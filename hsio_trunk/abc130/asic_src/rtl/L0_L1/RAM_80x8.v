==> flow/design.v <==
`timescale  1ps /  1ps
`timescale  1ps /  1ps
`timescale 1ns/1ps
module RAM_80x8 (BC, FWriteStrob,
		FWriteAddress,
		DataIn,
		FReadStrob,
		FReadAddress,
		Dout );
input BC, FWriteStrob, FReadStrob;
input[7-1:0] FWriteAddress, FReadAddress;
input[8-1:0] DataIn;
output[8-1:0] Dout;
wire [(85*8)-1:0] data_bus;
wire [(85-1):0] we;
assign  we = (2 ** FWriteAddress) & {85{FWriteStrob}}; 
assign  Dout = data_bus[(8*FReadAddress)+:8];
genvar nreg;
generate
for (nreg = 0; nreg<85; nreg=nreg+1)
begin: ram_gen
		regF ramA(.CK(BC),
		.WR(we[nreg]),
		.D(DataIn),
		.Q(data_bus[(8*nreg)+7:8*nreg])
		);
end
		endgenerate
endmodule
`timescale 1ns/1ps
module regF(CK, WR, D, Q);
output  [8-1:0] Q;
input   [8-1:0] D;
input                          CK, WR;
reg     [8-1:0] Q;
always @ (posedge CK) begin
   if ( WR ) Q <= D;
   end
endmodule
Tool chain data of RAM_80x8
Tool output for the design above, in the order of the flow.
Line numbers count from 1 in the design file above.
Operators: Yosys type, input widths -> output width; for muxes data width and select width s.
Cell names lack the library's common part.
{ "design": {"top_module": "RAM_80x8", "clk_port": "BC", "library": "sky130hd", "corner": "tt_025C_1v80"} }

After elaboration
Counts by Yosys on the flattened word-level netlist (proc, flatten, opt, wreduce; memories kept). Register bits leave out memories and registers merged into their read ports (data or address); mux counts leave out enables and synchronous resets folded into registers. Print and check cells are left out. Cells with the same type and inputs are merged into one.
{ "op_classes": {"shifts": 2, "bitwise": 1} }
{ "ops": {"columns": ["operator", "n"], "rows": [
  ["$shiftx 680x11->8", 1],
  ["$shl 1x7->85 const A", 1],
  ["$and 85x85->85", 1]
]} }
{ "bits": {"register_bits": 680, "inputBits": 25, "out_inout_bits": 8} }

Depth
Depth = most cells in a row (Yosys ltp): at word level without a register or memory, in the mapped netlist without a sequential cell, where the memories' decode and read muxes count.
{ "logic_depth": {"depth_word": 2, "ABC_AREA": 0, "mapped_depth": 10, "mapped_depth_nobuf": 5} }

Netlist
The flow's flattened synthesis, as Yosys stat reports it; memories are mapped. The netlist is that of the ABC_AREA named above (0 if unset); the other value can give another one.
{ "mapped": {"cell_count": 1405, "area_um2": 26949.6, "flip_flops": 680, "n_buf": 80} }
{ "by_type": {"columns": ["cell", "n"], "rows": [
  ["edfxtp_1", 680],
  ["mux2i_1", 174],
  ["mux4_2", 71],
  ["mux4_1", 20],
  ["nor2_1", 109],
  ["a22oi_1", 42],
  ["buf_6", 15],
  ["nor2b_1", 26],
  ["o311a_1", 14],
  ["a211oi_1", 16],
  ["nand2_1", 31],
  ["a21oi_1", 23],
  ["clkbuf_1", 30],
  ["buf_4", 12],
  ["a31oi_1", 14],
  ["o22ai_1", 14],
  ["nand3_1", 17],
  ["nor3_1", 17]
]} }
Other cell types: 23; their cells: 80.
The figures by module come from a second, unflattened synthesis with its own total; it is not the netlist above.
{ "hier_totals": {"cells_unflattened": 1260, "hier_area_um2": 26570.5} }
Each row is one instance without its submodules.
{ "by_module": {"columns": ["module", "n_inst", "n_cells", "area_um2", "seq_area_um2"], "rows": [
  ["regF", 85, 8, 240.2, 240.2],
  ["RAM_80x8", 1, 580, 6150.9, 0.0]
]} }

Timing after synthesis
Source: OpenSTA report_checks on the synthesized netlist (no wires, ideal clock, input and output delay 20% of the period each), path of least setup slack; recovery checks are left aside. Register names are those of the netlist, which keeps one name where synthesis merged equal registers.
{ "synth_timing": {"path_kind": "input -> output", "startpoint": "input FReadAddress[0]", "endpoint": "output Dout[6]", "clock_period_ns": 3.33, "in_delay_ns": 0.666, "output_delay_ns": 0.666, "arrival_time_ns": 2.353, "path_slack_ns": 0.311, "delay_ns": 1.687, "path_stages": 7, "synth_period_reached_ns": 3.019} }
"delay_ns" = arrival - input delay + setup time.
A path that ends at an output port has no setup time.
"path_stages" counts driving pins, that of a launching flip-flop among them; a cell with two outputs on the path counts twice.
"synth_period_reached_ns" = period - worst setup slack (recovery checks aside). The figure is calculated, with input and output delays left at 20% of the set period.
The rows between start and end are the longest chain of elaborated cells between them; the timing report does not say that the signal goes this way. Where chains are equally long, one stands for them.
Each line given opens the expression or statement behind the cell; cells for indexed reads and writes are added by Yosys, which also makes memories of some case tables.
{ "synth_via": {"cell_sequence": "buf_6 buf_6 buf_6 mux4_2 mux4_2 a2bb2oi_1 o32ai_1", "elab_chain_len": 1, "cells_between": 1, "cone_lines": 1} }
{ "synth_lines": {"columns": ["element", "line_no", "text"], "rows": [
  ["start, declared", 11, "input[7-1:0] FWriteAddress, FReadAddress;"],
  ["$shiftx 680x11->8", 17, "assign  Dout = data_bus[(8*FReadAddress)+:8];"],
  ["end, declared", 13, "output[8-1:0] Dout;"]
]} }

Worst path after layout
From the final timing report of entry A: the path of least setup slack in the routed layout; clock arrival at registers is part of the times.
{ "layout_timing": {"path_kind": "input -> output", "startpoint": "input FReadAddress[0]", "endpoint": "output Dout[7]", "clock_period_ns": 4.68, "in_delay_ns": 0.94, "output_delay_ns": 0.94, "arrival_time_ns": 3.01, "path_slack_ns": 0.74, "path_stages": 11} }
The rows between start and end are the longest chain of elaborated cells between them; the timing report does not say that the signal goes this way. Where chains are equally long, one stands for them.
{ "layout_via": {"cell_sequence": "buf_16 buf_16 buf_16 buf_12 mux2i_1 o22ai_1 nor3_1 o311a_1 o32ai_1 buf_4 buf_2", "elab_chain_len": 1, "cells_between": 1, "cone_lines": 1} }
{ "layout_lines": {"columns": ["element", "line_no", "text"], "rows": [
  ["start, declared", 11, "input[7-1:0] FWriteAddress, FReadAddress;"],
  ["$shiftx 680x11->8", 17, "assign  Dout = data_bus[(8*FReadAddress)+:8];"],
  ["end, declared", 13, "output[8-1:0] Dout;"]
]} }

Add stored flow runs of RAM_80x8

Top module RAM_80x8; platform sky130hd; tools Yosys and OpenROAD; 2 stored runs in no particular order. Input and output delays are each 20% of the period that was set; the output load is 0.01 pF.
"finish__power__total" is the tool's figure for a default switching activity; nothing was simulated.

settings of entry A
{
  "period_ns": 4.68,
  "CORE_UTILIZATION": 21,
  "SETUP_SLACK_MARGIN": 0.84,
  "PLACE_DENSITY": 0.79,
  "CORE_ASPECT_RATIO": 1.01,
  "ABC_AREA": 0,
  "GPL_ROUTABILITY_DRIVEN": 1,
  "MIN_ROUTING_LAYER": "met1",
  "CAP_MARGIN": 20,
  "CORE_MARGIN": 2,
  "SLEW_MARGIN": 20
}
report of entry A
yosys chip area after synthesis (um^2): 26949.6
finish__design__die__area: 131213.0
finish__design__instance__area__stdcell: 32503.7
finish__design__instance__utilization: 0.2543
finish__timing__setup__ws: 0.735
finish__timing__setup__tns: 0.000
finish__timing__hold__ws: 0.829
finish__power__total: 1.243e-02

settings of entry B
{
  "period_ns": 3.48,
  "CORE_UTILIZATION": 29,
  "PLACE_DENSITY_LB_ADDON": 0.23,
  "CORE_ASPECT_RATIO": 0.89,
  "GPL_ROUTABILITY_DRIVEN": 1,
  "CTS_CLUSTER_DIAMETER": 267,
  "CAP_MARGIN": 25,
  "MAX_ROUTING_LAYER": "met4",
  "CORE_MARGIN": 2,
  "SLEW_MARGIN": 20
}
report of entry B
yosys chip area after synthesis (um^2): 26949.6
finish__design__die__area: 95389.3
finish__design__instance__area__stdcell: 33503.4
finish__design__instance__utilization: 0.3638
finish__timing__setup__ws: 0.003
finish__timing__setup__tns: 0.000
finish__timing__hold__ws: 0.510
finish__power__total: 1.815e-02
