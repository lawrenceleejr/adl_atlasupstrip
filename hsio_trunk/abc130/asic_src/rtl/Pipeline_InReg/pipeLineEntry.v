==> flow/design.v <==
`timescale  1ps /  1ps
`timescale  1ps /  1ps
`timescale 1ns/1ns
module pipeLineEntry(
stripData,maskBits,BCID, BCclk, hrdrstb,mode,pipeLine,diagnostic);
        input [255:0] stripData;
	input [255:0] maskBits;
	input [7:0]BCID;
	input BCclk;
	input hrdrstb;
	input [1:0]mode;
	output [255:0]pipeLine;
	output [255:0]diagnostic;
parameter DATATAKINGMODE = 2'b00;
parameter LOADMASKBITSMODE = 2'b01;
parameter DGNSTCREGLDMODE = 2'b10;
parameter TSTPTRNBCIDMODE = 2'b11;
reg [255:0] maskedStripData;
reg [255:0] pipeLineReg; 
reg [255:0] diagnosticReg;
reg [255:0] maskOrTestReg;
assign pipeLine = pipeLineReg;
assign diagnostic = diagnosticReg;
always@(posedge BCclk or negedge hrdrstb)
	begin
	if (~hrdrstb)
	begin
	maskOrTestReg <= 0;
	maskedStripData <= 0;
	end
	else
	begin
	maskOrTestReg <= maskBits; 
	if (mode == DATATAKINGMODE)
	begin
		maskedStripData <= stripData & (~maskOrTestReg);
		pipeLineReg <= maskedStripData;
	end	
	else if (mode ==LOADMASKBITSMODE)
	   pipeLineReg <= maskOrTestReg;
	else if (mode ==DGNSTCREGLDMODE)
	begin
		diagnosticReg <= pipeLineReg;
	end
	else if (mode == TSTPTRNBCIDMODE)
	pipeLineReg<={BCID[7:0],BCID[7:0],BCID[7:0],BCID[7:0],BCID[7:0],BCID[7:0],BCID[7:0],BCID[7:0],BCID[7:0],BCID[7:0],BCID[7:0],BCID[7:0],BCID[7:0],BCID[7:0],BCID[7:0],BCID[7:0],BCID[7:0],BCID[7:0],BCID[7:0],BCID[7:0],BCID[7:0],BCID[7:0],BCID[7:0],BCID[7:0],BCID[7:0],BCID[7:0],BCID[7:0],BCID[7:0],BCID[7:0],BCID[7:0],BCID[7:0],BCID[7:0]};
	else
	pipeLineReg <= pipeLineReg;
	end
	end
endmodule					
# Tool chain data of pipeLineEntry
# Tool output for the design above, in the order of the flow.
# Lines are those of the file above, counted from 1.
# Operators carry their Yosys type and port widths (W data, S select, Z words).
# Cell names lack the library's common part.
# Not given: --
# design
design	pipeLineEntry
clock	BCclk
cell_library	sky130hd
pvt_corner	tt_025C_1v80

# Elaborated design
# Source: Yosys, flattened and elaborated, memories not mapped. Widths are those after wreduce. Registers that Yosys merges into a memory's read port (data or address) are not register bits. Print and check cells do not count. Equal cells are merged and count once.
# bits
reg_bits	1024
inputBits	524
out_inout_bits	512
# classes
equal	4
muxes	4
n_logic	4
reduce_and_logical	4
# ops
op	count
$mux W256	4
$and A256 B256 Y256	1
$not A256 Y256	1
$eq A2 B2 Y1 const B	2
$reduce_and A4 Y1	1
$ne A3 B3 Y1 const B	1
$reduce_and A3 Y1	1
$reduce_bool A3 Y1	1
$not A1 Y1	2
$eq A2 B1 Y1 const B	1
$logic_not A2 Y1	1

# Logic depth
# Depth = most cells in a row (Yosys ltp): at word level without a register or memory, in the mapped netlist without a sequential cell, where the memories' decode and read muxes count.
# depth
ltp_word	5
ABC_AREA	1
ltp_mapped	7
ltp_nobuf	4

# Synthesis result
# The flow's flattened synthesis, as Yosys stat reports it; memories are mapped. The netlist is that of the ABC_AREA named above (0 if unset); the other value can give another one.
# by_type
cell	count
edfxtp_1	512
dfrtp_1	512
nand3_1	768
nand2_1	777
inv_1	258
buf_2	66
buf_4	30
clkbuf_1	37
buf_1	31
nor2_8	1
buf_6	1
clkbuf_4	1
a21oi_1	1
nor3_1	1
inv_2	1
# synth_totals
cells	2997
yosys_area_mm2	0.036779
seq_area_mm2	0.028187
ff_cells	1024

# Worst setup path after synthesis
# OpenSTA on the mapped netlist: ideal clock, no wires. The path of least setup slack (recovery checks aside). Input and output delay are each 20% of the period. Register names are those of the netlist, which keeps one name where synthesis merged equal registers.
# synth_timing
path_kind	in2reg
startpoint	input mode[1]
endpoint	register diagnosticReg[0]
period_ns	29.1
launch_ns	5.820
arrival_time_ns	23.457
required_time_ns	27.915
path_slack_ns	4.458
delay_ns	18.822
stages	3
path_buffers	1
synth_period_reached_ns	24.642
# "delay_ns" = arrival - input delay + setup time.
# "stages" counts driving pins, that of a launching flip-flop among them; a cell with two outputs on the path counts twice.
# "synth_period_reached_ns" = period - worst setup slack (recovery checks aside). The figure is calculated, with input and output delays left at 20% of the set period.
# The rows between start and end are the longest chain of elaborated cells between them; the timing report does not say that the signal goes this way. Where chains are equally long, one stands for them.
# A line is the first line of the expression or statement that the cell stems from. Yosys adds cells for indexed reads and writes and turns some case tables into memories.
# synth_via
path_cell_list	inv_2 > clkbuf_1 > nor3_1
elab_chain_cells	3
# synth_rtl
element	line	source
start, declared	11	input [1:0]mode;
$logic_not A2 Y1	34	if (mode == DATATAKINGMODE)
$not A1 Y1	--
$reduce_and A4 Y1	--
end, assigned	43	diagnosticReg <= pipeLineReg;
end, declared	20	reg [255:0] diagnosticReg;

pipeLineEntry: 2 stored runs of the Yosys and OpenROAD flow on sky130hd. The settings differ; the order carries no meaning. The constraints put input and output delay at 20% of the set period each and load the outputs with 0.01 pF.

Run 1, flow files:
==> flow/run.sh <==
#!/bin/bash
# the make line also repeats the synthesis and layout settings of config.mk as NAME=value (left out here)
make -C /OpenROAD-flow-scripts/flow DESIGN_CONFIG=/design/flow/config.mk WORK_HOME=/design/flow/orfs CLKGATE_MAP_FILE= finish
==> flow/config.mk <==
export PLATFORM = sky130hd
export DESIGN_NAME = pipeLineEntry
export DESIGN_NICKNAME = pipeLineEntry
export VERILOG_FILES = /design/flow/design.v
export SDC_FILE = /design/flow/constraint.sdc
export NUM_CORES = 4
export LEC_CHECK = 0
export ABC_AREA = 1
export CAP_MARGIN = 35
export CORE_MARGIN = 9
export CORE_UTILIZATION = 51
export CTS_CLUSTER_DIAMETER = 112
export CTS_CLUSTER_SIZE = 20
export PLACE_DENSITY_LB_ADDON = 0.19
export SETUP_SLACK_MARGIN = 5.0
export SLEW_MARGIN = 10
export TNS_END_PERCENT = 90
==> flow/constraint.sdc <==
create_clock -name core_clock -period 37.9 [get_ports {BCclk}]
set_input_delay 7.5800 -clock core_clock [delete_from_list [all_inputs] [get_ports {BCclk}]]
set_output_delay 7.5800 -clock core_clock [all_outputs]
set_load 0.01 [all_outputs]

Run 1: incomplete, placement halted on PPL-0024

Run 2, flow files:
==> flow/run.sh <==
#!/bin/bash
# the make line also repeats the synthesis and layout settings of config.mk as NAME=value (left out here)
make -C /OpenROAD-flow-scripts/flow DESIGN_CONFIG=/design/flow/config.mk WORK_HOME=/design/flow/orfs CLKGATE_MAP_FILE= finish
==> flow/config.mk <==
export PLATFORM = sky130hd
export DESIGN_NAME = pipeLineEntry
export DESIGN_NICKNAME = pipeLineEntry
export VERILOG_FILES = /design/flow/design.v
export SDC_FILE = /design/flow/constraint.sdc
export NUM_CORES = 4
export LEC_CHECK = 0
export CAP_MARGIN = 20
export CELL_PAD_IN_SITES_DETAIL_PLACEMENT = 0
export CORE_MARGIN = 2
export CORE_UTILIZATION = 53
export GPL_ROUTABILITY_DRIVEN = 0
export MAX_ROUTING_LAYER = met5
export MIN_ROUTING_LAYER = met1
export PLACE_DENSITY_LB_ADDON = 0.06
export SETUP_SLACK_MARGIN = 4.24
export SLEW_MARGIN = 20
export TNS_END_PERCENT = 40
==> flow/constraint.sdc <==
create_clock -name core_clock -period 17.6 [get_ports {BCclk}]
set_input_delay 3.5200 -clock core_clock [delete_from_list [all_inputs] [get_ports {BCclk}]]
set_output_delay 3.5200 -clock core_clock [all_outputs]
set_load 0.01 [all_outputs]

Run 2: incomplete, placement halted on PPL-0024
